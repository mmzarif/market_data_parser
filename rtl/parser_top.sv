==> flow/design.v <==
  typedef enum logic [3:0] {  
    IDLE,
    MSG_TYPE,
    STOCK_ID,
    ORDER_ID,
    ORDER_SIDE,
    PRICE,
    QUANTITY,
    PADDING,
    DONE
  } parser_state_t;
  typedef enum logic[7:0] {
    MSG_ADD = 8'h41,  
    MSG_DELETE = 8'h44,  
    MSG_UPDATE = 8'h55,  
    MSG_NULL = 8'hFF  
  } msg_type_t;
  typedef enum logic[7:0] {
    ORDER_SIDE_BID = 8'h42,
    ORDER_SIDE_ASK = 8'h41,
    ORDER_SIDE_UNKNOWN = 8'hFF  
  } order_side_t;
    typedef struct packed {  
        msg_type_t msg_type;  
        logic [7:0] stock_id;  
        logic [31:0] order_id;  
        order_side_t order_side;  
        logic [31:0] price;  
        logic [31:0] quantity;  
        logic [7:0] padding;  
    } parsed_msg_t;
typedef struct packed {
    logic [7:0]  stock_id;  
    logic [31:0] order_id;
    logic [31:0] price;
    logic [31:0] quantity;
    logic        valid;  
} bid_order_t;
typedef struct packed {
    logic [7:0]  stock_id;  
    logic [31:0] order_id;
    logic [31:0] price;
    logic [31:0] quantity;
    logic        valid;  
} ask_order_t;
module msg_fifo #(
    parameter FIFO_DEPTH = 16
)
(
    input logic clk,
    input logic reset,
    input logic write_en,  
    input logic read_en,  
    input parsed_msg_t msg_in,  
    output logic full,  
    output logic empty,  
    output parsed_msg_t msg_out  
);
  parsed_msg_t fifo_mem [0:FIFO_DEPTH-1];  
  logic [3:0] write_ptr;  
  logic [3:0] read_ptr;  
  logic [3:0] count;  
  always_ff @(posedge clk or posedge reset) begin
    if (reset) begin
      write_ptr <= 0;
      read_ptr <= 0;
      count <= 0;
    end else begin
      if (write_en && !full) begin
        fifo_mem[write_ptr] <= msg_in;  
        write_ptr <= (write_ptr == FIFO_DEPTH-1) ? 0 : write_ptr + 1;  
        count <= count + 1;
      end
      if (read_en && !empty) begin
        read_ptr <= (read_ptr == FIFO_DEPTH-1) ? 0 : read_ptr + 1;  
        count <= count - 1; 
      end
    end
  end
  assign full = (count == FIFO_DEPTH); 
  assign empty = (count == 0); 
  assign msg_out = fifo_mem[read_ptr];  
endmodule
module parser_fsm (  
  input logic clk,
  input logic reset,
  input logic byte_valid,
  input logic [7:0] byte_in,  
  output parsed_msg_t parsed_msg,  
  output logic done
);
  parser_state_t current_state, next_state;  
  logic [3:0] byte_count;  
  logic [31:0] order_id_reg, price_reg, quantity_reg;
  always_ff @(posedge clk or posedge reset) begin
  if (reset) begin
    current_state <= MSG_TYPE;
  end else if (byte_valid) begin
    current_state <= next_state;
  end
end
  always_ff @(posedge clk or posedge reset) begin
    if (reset) begin
      byte_count <= 0;
    end else if (byte_valid && current_state != DONE) begin
      byte_count <= byte_count + 1;
    end else if (next_state == DONE) begin
      byte_count <= 0;  
    end
  end
  always_comb begin
    next_state = current_state;  
    case (current_state)
      MSG_TYPE: begin
        if (byte_valid && byte_count == 1 - 1) begin
          next_state = STOCK_ID;
      end
      end
      STOCK_ID: begin
        if (byte_count == 1 + 1 - 1) begin
            next_state = ORDER_ID;
      end
      end
      ORDER_ID: begin
        if (byte_count == 1 + 1 + 4 - 1) begin
          if (parsed_msg.msg_type == MSG_DELETE) begin
            next_state = DONE;  
          end else begin
            next_state = ORDER_SIDE;  
          end
        end
      end
      ORDER_SIDE: begin
        if (byte_count == 1 + 1 + 4 + 1 - 1) begin
          next_state = PRICE;
        end
      end
      PRICE: begin
        if (byte_count == 1 + 1 + 4 + 1 + 4 - 1) begin
          next_state = QUANTITY;
        end
      end
      QUANTITY: begin
        if (byte_count == 1 + 1 + 4 + 1 + 4 + 4 - 1) begin
          next_state = PADDING;
        end
      end
      PADDING: begin
        if (byte_count == 16 - 1) begin
          next_state = DONE;
        end
      end
      DONE: begin
        next_state = MSG_TYPE;  
      end
      default: begin
        next_state = MSG_TYPE;  
      end
    endcase
  end      
    always_ff @(posedge clk or posedge reset) begin
        if (reset) begin
            parsed_msg.msg_type <= MSG_NULL;
            parsed_msg.stock_id <= 0;
            parsed_msg.order_side <= ORDER_SIDE_UNKNOWN;
           parsed_msg.padding <= 0;
            byte_count <= 0;
            order_id_reg <= 0;
            price_reg    <= 0;
            quantity_reg <= 0;
        end 
        else if (byte_valid) begin
            case (current_state)
                MSG_TYPE: begin
                    parsed_msg.msg_type <= byte_in;
                end
                STOCK_ID: begin
                    parsed_msg.stock_id <= byte_in;
                end
                ORDER_ID: begin
                    order_id_reg <= {order_id_reg[23:0], byte_in};  
                end
                ORDER_SIDE: begin
                    parsed_msg.order_side <= (byte_in == ORDER_SIDE_BID) ? ORDER_SIDE_BID : 
                                            (byte_in == ORDER_SIDE_ASK) ? ORDER_SIDE_ASK : ORDER_SIDE_UNKNOWN;
                end
                PRICE: begin
                    price_reg <= {price_reg[23:0], byte_in};  
                end
                QUANTITY: begin
                    quantity_reg <= {quantity_reg[23:0], byte_in};  
                end
                PADDING: begin
                    parsed_msg.padding <= byte_in;  
                end
                DONE: begin
                end
                default: begin
                    parsed_msg.msg_type <= MSG_NULL;
                    parsed_msg.stock_id <= 0;
                    parsed_msg.order_side <= ORDER_SIDE_UNKNOWN;
                end
            endcase
        end
    end
  assign done = (current_state == DONE);
  assign parsed_msg.order_id = (current_state == DONE) ? order_id_reg : 32'd0;
  assign parsed_msg.price    = (current_state == DONE && parsed_msg.msg_type != MSG_DELETE) ? price_reg    : 32'd0;
  assign parsed_msg.quantity = (current_state == DONE && parsed_msg.msg_type != MSG_DELETE) ? quantity_reg : 32'd0;
endmodule
module parser_top #(
    parameter FIFO_DEPTH = 16
)
(
    input logic clk,
    input logic reset,
    input logic [7:0] byte_in,  
    input logic byte_valid,  
    input logic read_en,  
    output logic full,  
    output logic empty,  
    output parsed_msg_t msg_out  
);
logic done;  
logic write_en;  
parsed_msg_t parsed_msg;  
assign write_en = done && !full;  
    parser_fsm fsm_inst (
        .clk(clk),
        .reset(reset),
        .byte_valid(byte_valid),
        .byte_in(byte_in),
        .parsed_msg(parsed_msg),  
        .done(done)  
    );
  msg_fifo #(.FIFO_DEPTH(FIFO_DEPTH)) fifo_inst (
      .clk(clk),
      .reset(reset),
      .write_en(write_en),
      .read_en(read_en),
      .msg_in(parsed_msg),
      .full(full),
      .empty(empty),
      .msg_out(msg_out)
  );
endmodule
== Tool chain data of parser_top ==
Tool output for the design above, in the order of the flow.
Line numbers count from 1 in the design file above.
Cell names lack the library's common part.
Not given: -
Inputs
  top: parser_top
  clock: clk
  standard-cell library: sky130hd
  library corner: tt_025C_1v80

== Word level ==
Yosys after proc, flatten, opt, wreduce and memory -nomap, before mapping. Memory bits, and registers merged into a memory's read port (data or address), are not among the register bits. Print and check cells are not counted. Equal cells are merged and count once.
Bit counts
  bits in latches: 0
  memories: 0
  register bits after elaboration: 145
  input bits: 12
  cells after elaboration: 44
  memory bits (read-only): 0
  RAM bits: 0
  word width x clocked read ports: 0
Cells by class
  multipliers: 0
  divide/modulo/power cells: 0
  magnitude comparators: 0
  muxes and demuxes: 6
  shifts and indexed selects: 3
  bitwise gates (word level): 5
  add/sub/neg operators: 5
  eq/ne operators: 11
  reduce/logical cells: 8
Operator list (number)
  1-bit by 5-bit variable shift with 128-bit output: 1
  1-bit by 5-bit variable shift with 128-bit output (first input constant): 1
  128-bit bitwise AND: 1
  128-bit OR: 1
  128-bit by 4-bit indexed select with 1-bit output: 1
  128-bit inverter: 1
  4-bit 2-to-1 mux: 5
  4-bit by 3-bit == test with 1-bit output (second input constant): 4
  4-bit by 1-bit adder with 4-bit output (second input constant): 3
  4-bit == test (second input constant): 3
  4-bit by 2-bit == test with 1-bit output (second input constant): 2
  4-bit case mux with 2-bit select: 1
  6-bit OR reduction: 1
  4-bit negator with 5-bit output: 1
  2-bit AND reduction: 2
  4-bit by 1-bit subtractor with 4-bit output (second input constant): 1
  4-bit by 1-bit == test with 1-bit output (second input constant): 1
  4-bit zero test: 1
  3-bit AND reduction: 1
  1-bit inverter: 2
  2-bit inequality test (second input constant): 1
  2-bit nonzero test: 1
  1-bit logical AND: 1
  1-bit zero test: 1

== Depth ==
Yosys ltp: most cells in a row. Word level: on the elaborated netlist, between registers, memories and ports. Mapped: between sequential cells and ports; inverters and the memories' decode and read muxes count.
Logic depth
  word-level depth: 5
  ABC_AREA: 0
  gate-level depth with buffers: 5
  mapped depth without buffers: 5

== Netlist ==
Source: synth_stat.txt of the flow (Yosys; design flattened, memories mapped). It holds for the ABC_AREA given above (unset counts as 0); a run with the other value may have another netlist.
Synthesis totals
  cells in the netlist: 149
  sequential area: 100.1 um^2
  synthesis area: 1177.4 um^2
  flip-flops: 4
  buffer cells: 129
Cell types
  buf_4: number 129, total area 968.429 um^2
  dfrtp_1: number 4, total area 100.096 um^2
  or4b_4: number 1, total area 13.763 um^2
  ha_1: number 1, total area 12.512 um^2
  inv_1: number 3, total area 11.261 um^2
  mux2i_1: number 1, total area 10.01 um^2
  nor3_2: number 1, total area 10.01 um^2
  xnor2_1: number 1, total area 8.758 um^2
  a21o_1: number 1, total area 7.507 um^2
  nand2_1: number 2, total area 7.507 um^2
  nor3b_1: number 1, total area 7.507 um^2
  nand2b_1: number 1, total area 6.256 um^2
  nand3_1: number 1, total area 5.005 um^2
  o21ai_0: number 1, total area 5.005 um^2
  conb_1: number 1, total area 3.754 um^2
By module: a second synthesis without flattening, with its own total; a netlist apart from the flattened one above.
Second synthesis, totals
  cells (unflattened synthesis): 486
  area (unflattened synthesis): 4521.8 um^2
Each row is one instance without its submodules.
By module
  msg_fifo (FIFO_DEPTH=16): area 2812.7 um^2, cells 304, seq. area 780.7 um^2, instances 1
  parser_fsm: area 1695.4 um^2, cells 181, seq. area 461.7 um^2, instances 1
  parser_top: area 13.8 um^2, cells 1, seq. area 0.0 um^2, instances 1

== Timing after synthesis ==
OpenSTA on the mapped netlist: ideal clock, no wires. The path of least setup slack (recovery checks aside). Input and output delay are each 20% of the period. Register names are those of the netlist, which keeps one name where synthesis merged equal registers.
Timing path after synthesis
  path kind: register -> output
  start: reg fifo_inst.count[0]
  end: out empty
  driving pins on the path: 4
  path slack: 1.250 ns
  data required time: 2.248 ns
  external output delay: 0.562 ns
  arrival: 0.998 ns
  delay of the path: 0.998 ns
  time at the first pin: 0.000 ns
  period: 2.81 ns
  synthesis period reached: 1.56 ns
"delay of the path" is the arrival time less input delay plus setup time.
At an output port there is no setup time.
"driving pins on the path": output pins that drive a net of the path, with the launching flip-flop's if there is one; two outputs of one cell count as two.
"synthesis period reached" = period - worst setup slack (recovery checks aside). The figure is calculated, with input and output delays left at 20% of the set period.
Between the ends stands the longest chain of elaborated cells between them, by number of cells; it is not shown to be the way that was timed. Of several equally long chains one is given.
A line is the first line of the expression or statement that the cell stems from. Yosys adds cells for indexed reads and writes and turns some case tables into memories.
At most two assigning lines are given for a register; there are more.
Between the ends, after synthesis
  cells stage by stage: dfrtp_1 -> inv_1 -> ha_1 -> nor3b_1
  cells in the longest elaborated chain: 1
RTL lines, path after synthesis
  start: declaration: line 62  | logic [3:0] count;
  start: assignment: line 72  | count <= count + 1;
  start: assignment: line 76  | count <= count - 1;
  4-bit zero test: line 81  | assign empty = (count == 0);
  end: declaration: line 221  | output logic empty,

== Timing after layout ==
From the final timing report of job 1: the path of least setup slack in the routed layout; clock arrival at registers is part of the times.
Timing path after layout
  path kind: register -> output
  start: reg fifo_inst.count[0]
  end: out empty
  path slack: -0.05 ns
  driving pins on the path: 5
  period: 1.38 ns
  data required time: 1.10 ns
  external output delay: 0.28 ns
  time at the first pin: 0.21 ns
  arrival: 1.15 ns
Between the ends stands the longest chain of elaborated cells between them, by number of cells; it is not shown to be the way that was timed. Of several equally long chains one is given.
At most two assigning lines are given for a register; there are more.
Between the ends, after layout
  cells stage by stage: dfrtp_1 -> inv_2 -> ha_4 -> nor3b_4 -> buf_2
  cells in the longest elaborated chain: 1
RTL lines, path after layout
  start: declaration: line 62  | logic [3:0] count;
  start: assignment: line 72  | count <= count + 1;
  start: assignment: line 76  | count <= count - 1;
  4-bit zero test: line 81  | assign empty = (count == 0);
  end: declaration: line 221  | output logic empty,

Ticket comment

Module parser_top, platform sky130hd: 2 stored runs of the flow (Yosys, OpenROAD) with differing settings, in no particular order. Input and output delays are each 20% of the period that was set; the output load is 0.01 pF.

==> job 1: settings <==
{ "period_ns": 1.38, "CORE_UTILIZATION": 35, "SETUP_SLACK_MARGIN": 0.08, "PLACE_DENSITY": 0.74, "CORE_ASPECT_RATIO": 0.58, "ABC_AREA": 0, "GPL_ROUTABILITY_DRIVEN": 1, "CTS_CLUSTER_SIZE": 25, "CTS_CLUSTER_DIAMETER": 158, "MIN_ROUTING_LAYER": "met2", "CAP_MARGIN": 20, "CORE_MARGIN": 2, "SLEW_MARGIN": 20 }
==> job 1: results <==
total die area: 3861.1 um^2
netlist area reported by Yosys: 1177.4 um^2
setup slack of the worst path: -0.048 ns
post-route setup TNS: -0.048 ns
standard-cell area after layout: 929.6 um^2

==> job 2: settings <==
{ "period_ns": 1.18, "CORE_UTILIZATION": 64, "SETUP_SLACK_MARGIN": 0.02, "CORE_ASPECT_RATIO": 0.85, "CORE_MARGIN": 7, "CELL_PAD_IN_SITES_GLOBAL_PLACEMENT": 3, "CELL_PAD_IN_SITES_DETAIL_PLACEMENT": 1, "ABC_AREA": 1, "CAP_MARGIN": 10, "MIN_ROUTING_LAYER": "met1", "SLEW_MARGIN": 20 }
==> job 2: results <==
unfinished; error GPL-0301 in placement
